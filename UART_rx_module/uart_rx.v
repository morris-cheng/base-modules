==> flow/design.v <==
`timescale 1ns / 1ps
module uart_rx #(
    parameter CLK_FREQ = 100_000_000,
    parameter BAUD     = 115_200
)(
    input             clk,       
    input             i_rx,      
    output reg [15:0] o_data,    
    output reg        o_ready    
);
    localparam integer BAUD_TICK = CLK_FREQ / BAUD;
    reg [15:0] baud_cnt = 0;
    reg [3:0]  bit_idx  = 0;
    reg [7:0]  rx_buffer = 0;
    reg [15:0] data_buffer = 0;
    reg        receiving = 0;
    reg [1:0]  rx_sync = 2'b11;
    reg        first_byte_received = 0;
    always @(posedge clk) begin
        rx_sync <= {rx_sync[0], i_rx};
    end
    wire rx_signal = rx_sync[1];
    wire start_bit = (rx_sync == 2'b10);
    always @(posedge clk) begin
        o_ready <= 0;
        if (!receiving) begin
            if (start_bit) begin
                receiving <= 1;
                baud_cnt <= BAUD_TICK + (BAUD_TICK/2);   
                bit_idx <= 0;
                rx_buffer <= 8'h00;
            end
        end else begin
            if (baud_cnt > 0) begin
                baud_cnt <= baud_cnt - 1;
            end else begin
                if (bit_idx < 8) begin
                    rx_buffer[bit_idx] <= rx_signal;
                    bit_idx <= bit_idx + 1;
                    baud_cnt <= BAUD_TICK;
                end else begin
                    if (!first_byte_received) begin
                        data_buffer[7:0] <= rx_buffer;
                        first_byte_received <= 1;
                    end else begin
                        data_buffer[15:8] <= rx_buffer;
                        o_data <= {rx_buffer, data_buffer[7:0]};  
                        o_ready <= 1;
                        first_byte_received <= 0;
                    end
                    receiving <= 0;
                end
            end
        end
    end
endmodule
# Tool chain data of uart_rx
# Tool output for the design above, in the order of the flow.
# Lines are those of the file above, counted from 1.
# Operators: Yosys type, input widths -> output width; for muxes data width and select width s.
# Library cell names are shortened.
setup:
  design: "uart_rx"
  clk_port: "clk"
  cell_library: "sky130hd"
  lib_corner: "tt_025C_1v80"

# After elaboration
# Source: Yosys, flattened and elaborated, memories not mapped. Widths are those after wreduce. Registers that Yosys merges into a memory's read port (data or address) are not register bits. Print and check cells do not count. Equal cells are merged and count once.
word_totals:
  n_memories: 0
  ff_bits: 57
  wordCells: 52
  inputBits: 2
  clocked_rd_ports_x_width: 0
  mem_bits_rw: 0
  rom_bits: 0
  latch_bits: 0
op_classes:
  add_sub_neg: 3
  n_eq: 4
  reduce_logical: 7
  n_cmp: 2
  n_shift: 2
  div: 0
  bitwise: 7
  n_mul: 0
  muxes: 18
op_table:
  columns: ["operator", "n"]
  rows:
  - ["$mux 16", 4]
  - ["$mux 8", 4]
  - ["$sub 16x1->16 const B", 1]
  - ["$gt 16x1->1 const B", 1]
  - ["$mux 4", 4]
  - ["$shift 1x5->8", 1]
  - ["$shift 1x5->8 const A", 1]
  - ["$reduce_and 4->1", 2]
  - ["$and 8x8->8", 1]
  - ["$or 8x8->8", 1]
  - ["$not 8->8", 1]
  - ["$reduce_and 3->1", 2]
  - ["$mux 1", 6]
  - ["$neg 4->5", 1]
  - ["$not 1->1", 4]
  - ["$add 4x1->4 const B", 1]
  - ["$lt 4x4->1 const B", 1]
  - ["$ne 3x1->1 const B", 1]
  - ["$reduce_or 3->1", 1]
  - ["$ne 2x1->1 const B", 1]
  - ["$eq 2x2->1 const B", 1]
  - ["$ne 2x2->1 const B", 1]
  - ["$reduce_and 2->1", 1]
  - ["$reduce_bool 2->1", 1]

# Longest topological paths
# Longest topological path by Yosys (ltp), each cell counted once; first at word level (registers and memories cut), then after technology mapping (sequential cells cut; the memories' decode and read muxes count).
logic_depth:
  depth_word: 8
  abc_area: 0
  depth_mapped: 7
  ltp_nobuf: 6

# Netlist
# The flow's flattened synthesis, as Yosys stat reports it; memories are mapped. The netlist is that of the ABC_AREA named above (0 if unset); the other value can give another one.
# The area totals of this step are shown rounded.
synth_totals:
  sequential_area_um2: 1670
  area_um2: 2630
  flip_flops: 57
  stdcells: 191
types:
  columns: ["cell_type", "n"]
  rows:
  - ["edfxtp_1", 53]
  - ["dfxtp_1", 4]
  - ["ha_1", 6]
  - ["xor2_1", 7]
  - ["a32o_1", 5]
  - ["nor2_1", 13]
  - ["a32oi_1", 5]
  - ["nor4_4", 2]
  - ["nor2b_1", 6]
  - ["nor3b_2", 3]
  - ["xnor2_1", 4]
  - ["nand2_1", 9]
  - ["and2_1", 5]
  - ["inv_1", 8]
  - ["a22o_1", 3]
  - ["a31oi_1", 4]
  - ["o31ai_1", 3]
  - ["mux2i_1", 2]
# Other cell types: 31; their cells: 49.

# Worst setup path after synthesis
# Path of least setup slack by OpenSTA after synthesis, without wires, with an ideal clock, recovery checks aside; 20% of the period is set as input and as output delay. Where synthesis merged equal registers, the netlist keeps one of their names.
synth_timing:
  path_kind: "register to register"
  start: "reg baud_cnt[0]"
  end: "reg baud_cnt[0]"
  required_ps: 1761
  launch_ps: 0
  setup_ps: 399
  stages: 7
  tclk_ps: 2160
  delay_ps: 2341
  arrival_time_ps: 1942
  n_path_buf: 0
  path_slack_ps: -180
  period_less_setup_slack_ps: 2340
# "delay_ps" = arrival - input delay + setup time.
# "stages": output pins that drive a net of the path, with the launching flip-flop's if there is one; two outputs of one cell count as two.
# "period_less_setup_slack_ps" is the clock period less the worst setup slack; recovery checks do not enter. This is arithmetic on one report: input and output delays are still those of the set period (20% each).
# Between the ends stands the longest chain of elaborated cells between them, by number of cells; it is not shown to be the way that was timed. Of several equally long chains one is given.
# Each line given opens the expression or statement behind the cell; cells for indexed reads and writes are added by Yosys, which also makes memories of some case tables.
# A register here has more assigning lines than the two given.
# The path ends at the enable pin of a flip-flop; only ways to that pin are counted.
synth_via:
  cell_sequence: "edfxtp_1 -> inv_1 -> ha_1 -> nor3b_2 -> nand2_1 -> nor3_4 -> a31oi_1"
  elab_chain_len: 3
synth_rtl:
  columns: ["item", "line_no", "source"]
  rows:
  - ["start: declaration", 12, "reg [15:0] baud_cnt = 0;"]
  - ["start: assignment", 29, "baud_cnt <= BAUD_TICK + (BAUD_TICK/2);"]
  - ["start: assignment", 35, "baud_cnt <= baud_cnt - 1;"]
  - ["$gt 16x1->1", 34, "if (baud_cnt > 0) begin"]
  - ["$ne 3x1->1", null, null]
  - ["$reduce_and 2->1", null, null]
  - ["end: assignment", 29, null]
  - ["end: assignment", 35, null]
  - ["end: declaration", 12, null]

# Path in the finished layout
# Path of least setup slack in the final report of run 1 (OpenROAD, finished layout, wires in). Where an end is a register, its clock arrival counts in the times.
# The path's times are printed in steps of 10 ps; the period is the one set.
layout_timing:
  path_kind: "register to register"
  start: "reg baud_cnt[13]"
  end: "reg data_buffer[6]"
  arrival_time_ps: 2190
  required_ps: 2420
  n_path_buf: 0
  tclk_ps: 2420
  path_slack_ps: 240
  launch_ps: 330
  setup_ps: 330
  stages: 5
# Between the ends stands the longest chain of elaborated cells between them, by number of cells; it is not shown to be the way that was timed. Of several equally long chains one is given.
# A register here has more assigning lines than the two given.
layout_via:
  cell_sequence: "edfxtp_1 -> or3_4 -> or2_4 -> nor4_4 -> and2_1"
  elab_chain_len: 3
layout_rtl:
  columns: ["item", "line_no", "source"]
  rows:
  - ["start: declaration", 12, "reg [15:0] baud_cnt = 0;"]
  - ["start: assignment", 29, "baud_cnt <= BAUD_TICK + (BAUD_TICK/2);"]
  - ["start: assignment", 35, "baud_cnt <= baud_cnt - 1;"]
  - ["$gt 16x1->1", 34, "if (baud_cnt > 0) begin"]
  - ["$not 1->1", null, null]
  - ["$reduce_and 4->1", null, null]
  - ["end: assignment", 43, "data_buffer[7:0] <= rx_buffer;"]
  - ["end: declaration", 15, "reg [15:0] data_buffer = 0;"]

# Stored flow runs of uart_rx (2 of them; Yosys, OpenROAD, sky130hd). They differ in their settings and are not a sequence. Constraints: input delay and output delay 20% of the set period each, output load 0.01 pF.
# "clock_period_reached_ps": clock period set for the run, less the worst setup slack. It is reckoned from that one timing run; input and output delays stay at 20% of the period that was set.
# "totalPower_w": no workload was simulated; the value follows from the tool's default switching activity.
# The results are shown rounded.
runs:
  - name: "run 1"
    settings:
      period_ns: 2.42
      SETUP_SLACK_MARGIN: 0.11
      CAP_MARGIN: 20
      CORE_MARGIN: 2
      CORE_UTILIZATION: 40
      SLEW_MARGIN: 20
    results:
      totalPower_w: 0.00257
      die_footprint_um2: 7230
      worstSetupSlack_ps: 237
      finalUtil_pct: 49.8
      yosys_chip_area_um2: 2630
      clock_period_reached_ps: 2183
  - name: "run 2"
    settings:
      period_ns: 3.73
      CORE_UTILIZATION: 15
      PLACE_DENSITY_LB_ADDON: 0.26
      CORE_ASPECT_RATIO: 1.36
      TNS_END_PERCENT: 65
      GPL_TIMING_DRIVEN: 0
      GPL_ROUTABILITY_DRIVEN: 0
      CTS_CLUSTER_SIZE: 59
      CAP_MARGIN: 40
      MAX_ROUTING_LAYER: "met4"
      CORE_MARGIN: 2
      SLEW_MARGIN: 20
    results:
      totalPower_w: 0.00201
      die_footprint_um2: 18600
      worstSetupSlack_ps: 1180
      finalUtil_pct: 20.0
      yosys_chip_area_um2: 2630
      clock_period_reached_ps: 2550
